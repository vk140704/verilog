==> flow/design.v <==
module FIFO_sync #(
  parameter FIFO_depth = 8,
  parameter data_width = 4
)(
  input clk,
  input rst,
  input cs, 
  input w_en,
  input r_en,
  input [data_width-1:0] data_in,
  output reg [data_width-1:0] data_out,
  output wire full,
  output wire empty
);
  localparam FIFO_depth_log = $clog2(FIFO_depth);
  reg [data_width-1:0] fifo [0:FIFO_depth-1];
  reg [FIFO_depth_log:0] write_pointer;
  reg [FIFO_depth_log:0] read_pointer;
  always@(posedge clk or negedge rst) begin
    if(!rst) begin
      write_pointer <= 0;
    end
    else if(cs && w_en && !full) begin
      fifo[write_pointer[FIFO_depth_log-1:0]] <= data_in;
      write_pointer <= write_pointer + 1'b1;
    end
  end
  always@(posedge clk or negedge rst) begin
    if(!rst) begin
      data_out <= 0;
      read_pointer <= 0;
    end
    else if(cs && r_en && !empty) begin
      data_out <= fifo[read_pointer[FIFO_depth_log-1:0]];
      read_pointer <= read_pointer + 1'b1;
    end
  end
  assign empty = (read_pointer == write_pointer);
  assign full = (read_pointer[FIFO_depth_log-1:0] == write_pointer[FIFO_depth_log-1:0]) && 
                (read_pointer[FIFO_depth_log] != write_pointer[FIFO_depth_log]);
endmodule
# Tool chain data of FIFO_sync

Tool output for the design above, in the order of the flow.
Lines are those of the file above, counted from 1.
Operators: Yosys type, input widths -> output width; for muxes data width and select width s.
Library cell names are shortened.
Not given: n/a

Top: FIFO_sync
Clock input: clk
Cell library: sky130hd
Library corner: tt_025C_1v80

# After elaboration

Counts by Yosys on the flattened word-level netlist (proc, flatten, opt, wreduce). Print and check cells are left out. Cells with the same type and inputs are merged into one.

Add/sub/neg operators: 2
Equality and inequality tests: 17
Reductions and logical operators: 17
Multiplexer cells: 1

Operators by type and width:

| operator            | count |
| $pmux 4 s8          | 1 |
| $eq 3x3->1 const B  | 8 |
| $reduce_and 3->1    | 8 |
| $eq 3x2->1 const B  | 4 |
| $add 4x1->4 const B | 2 |
| $eq 3x1->1 const B  | 2 |
| $logic_not 3->1     | 2 |
| $logic_and 1x1->1   | 5 |
| $eq 4x4->1          | 1 |
| $eq 3x3->1          | 1 |
| $logic_not 1->1     | 2 |
| $ne 1x1->1          | 1 |

Input bits: 9
Output and inout bits: 6
Register bits: 44
Word-level cells: 48

# Longest topological paths

Yosys ltp: most cells in a row. Word level: on the elaborated netlist, between registers, memories and ports. Mapped: between sequential cells and ports; inverters and the memories' decode and read muxes count.

Depth after elaboration: 5
ABC_AREA: 0
Depth in mapped cells: 7

# Netlist

The flow's flattened synthesis, as Yosys stat reports it; memories are mapped. The netlist is that of the ABC_AREA named above (0 if unset); the other value can give another one.

Flip-flop cells: 44
Sequential part of the area: 1261.2 µm²
Mapped area: 1993.2 µm²
Standard cells after synthesis: 138

Cell types:

| cell type | count | area in all (µm²) |
| edfxtp_1  | 32    | 960.922 |
| dfrtp_1   | 12    | 300.288 |
| ha_1      | 12    | 150.144 |
| a22o_1    | 8     | 70.067 |
| and3_1    | 9     | 56.304 |
| mux2_2    | 5     | 56.304 |
| xnor2_1   | 6     | 52.55 |
| nand2_1   | 12    | 45.043 |
| nand4_1   | 5     | 31.28 |
| a222oi_1  | 3     | 30.029 |
| nor2_1    | 8     | 30.029 |
| a41oi_4   | 1     | 27.526 |
| xor2_1    | 3     | 26.275 |
| inv_1     | 6     | 22.522 |
| nor4_4    | 1     | 21.27 |
| xnor2_2   | 1     | 16.266 |
| a31oi_1   | 2     | 12.512 |
| a41o_2    | 1     | 11.261 |

Other cell types: 9; their cells: 11.

# Path before layout

Path of least setup slack by OpenSTA after synthesis, without wires, with an ideal clock, recovery checks aside; 20% of the period is set as input and as output delay. Where synthesis merged equal registers, the netlist keeps one of their names.

Kind: flip-flop to flip-flop
From: reg read_pointer[0]
To: reg data_out[3]
Slack: 0.152 ns
Path delay: 1.688 ns
Stages on the path: 7
Period: 1.84 ns
Setup time: 0.121 ns
Arrival time: 1.567 ns
Data required time: 1.719 ns
Launch time at the first pin: 0.000 ns
Synthesis period reached: 1.688 ns

"path delay" = arrival - input delay + setup time.
"stages on the path" counts driving pins, that of a launching flip-flop among them; a cell with two outputs on the path counts twice.
"synthesis period reached" is the clock period less the worst setup slack; recovery checks do not enter. This is arithmetic on one report: input and output delays are still those of the set period (20% each).
Between the ends stands the longest chain of elaborated cells between them, by number of cells; it is not shown to be the way that was timed. Of several equally long chains one is given.
Each line given opens the expression or statement behind the cell; cells for indexed reads and writes are added by Yosys, which also makes memories of some case tables.

Path through: dfrtp_1 inv_1 ha_1 nor2b_1 a222oi_1 nand4_1 a22o_1
Cells in the longest elaborated chain: 3

Ends and longest elaborated chain, after synthesis:

| item              | line | RTL |
| from (decl)       | 18   | `reg [FIFO_depth_log:0] read_pointer;` |
| from (assign)     | 31   | `read_pointer <= 0;` |
| from (assign)     | 35   | `read_pointer <= read_pointer + 1'b1;` |
| $eq 4x4->1        | 38   | `assign empty = (read_pointer == write_pointer);` |
| $logic_not 1->1   | 33   | `else if(cs && r_en && !empty) begin` |
| $logic_and 1x1->1 | 33   |  |
| to (assign)       | 30   | `data_out <= 0;` |
| to (assign)       | 34   | `data_out <= fifo[read_pointer[FIFO_depth_log-1:0]];` |
| to (decl)         | 11   | `output reg [data_width-1:0] data_out,` |

# Path in the finished layout

Path of least setup slack in the final report of run A (OpenROAD, finished layout, wires in). Where an end is a register, its clock arrival counts in the times.

Kind: flip-flop to output port
From: reg read_pointer[2]
To: out empty
Output delay: 0.66 ns
Arrival time: 2.14 ns
Stages on the path: 5
Data required time: 2.63 ns
Slack: 0.49 ns
Launch time at the first pin: 0.30 ns
Period: 3.29 ns

Between the ends stands the longest chain of elaborated cells between them, by number of cells; it is not shown to be the way that was timed. Of several equally long chains one is given.

Path through: dfrtp_1 xnor2_2 nand2_1 nor3_1 clkdlybuf4s50_1
Cells in the longest elaborated chain: 1

Ends and longest elaborated chain, after layout:

| item          | line | RTL |
| from (decl)   | 18   | `reg [FIFO_depth_log:0] read_pointer;` |
| from (assign) | 31   | `read_pointer <= 0;` |
| from (assign) | 35   | `read_pointer <= read_pointer + 1'b1;` |
| $eq 4x4->1    | 38   | `assign empty = (read_pointer == write_pointer);` |
| to (decl)     | 13   | `output wire empty` |

Hand-over note for FIFO_sync

Measured results for FIFO_sync: 2 stored runs of the Yosys and OpenROAD flow on sky130hd. The settings differ; the order carries no meaning. The constraints put input and output delay at 20% of the set period each and load the outputs with 0.01 pF.
"clock period reached" = clock period - worst setup slack. The figure is calculated, with input and output delays left at 20% of the set period.
"critical path time" means the part of the period allowed to the worst setup path (the constraints hold back 20% at inputs and 20% at outputs) less its slack; where the path has registers, the arrival times of their clocks count too.
A setting shown as n/a is not set for that run.
Among the results, n/a means that no value is shown for the run.

| item                                                    | run A                    | run B |
| period_ns                                               | 3.29                     | 2.03  |
| CORE_UTILIZATION                                        | 35                       | 71    |
| CORE_ASPECT_RATIO                                       | 0.61                     | 1.13  |
| CORE_MARGIN                                             | 2                        | 6     |
| CELL_PAD_IN_SITES_GLOBAL_PLACEMENT                      | 0                        | 1     |
| CTS_CLUSTER_SIZE                                        | 52                       | 83    |
| MIN_ROUTING_LAYER                                       | met2                     | met1  |
| MAX_ROUTING_LAYER                                       | met5                     | n/a   |
| CAP_MARGIN                                              | 20                       | 20    |
| SLEW_MARGIN                                             | 20                       | 20    |
| SETUP_SLACK_MARGIN                                      | n/a                      | 0.16  |
| PLACE_DENSITY_LB_ADDON                                  | n/a                      | 0.16  |
| TNS_END_PERCENT                                         | n/a                      | 20    |
| GPL_ROUTABILITY_DRIVEN                                  | n/a                      | 1     |
| CTS_CLUSTER_DIAMETER                                    | n/a                      | 149   |
| final worst hold slack (ns)                             | 0.513                    | n/a   |
| worst slack on setup checks (ns)                        | 0.494                    | n/a   |
| critical path time (ns)                                 | 2.14                     | n/a   |
| type of the worst setup path                            | flip-flop to output port | n/a   |
| clock period reached (ns)                               | 2.796                    | n/a   |
| total negative slack on setup checks (ns)               | 0.000                    | n/a   |
| area of the standard cells in the finished layout (µm²) | 2313.5                   | n/a   |
| mapped cell area after synthesis (µm²)                  | 1993.2                   | n/a   |
| die footprint (µm²)                                     | 6333.0                   | n/a   |

Run B: incomplete, placement halted on FLW-0024

End of note.
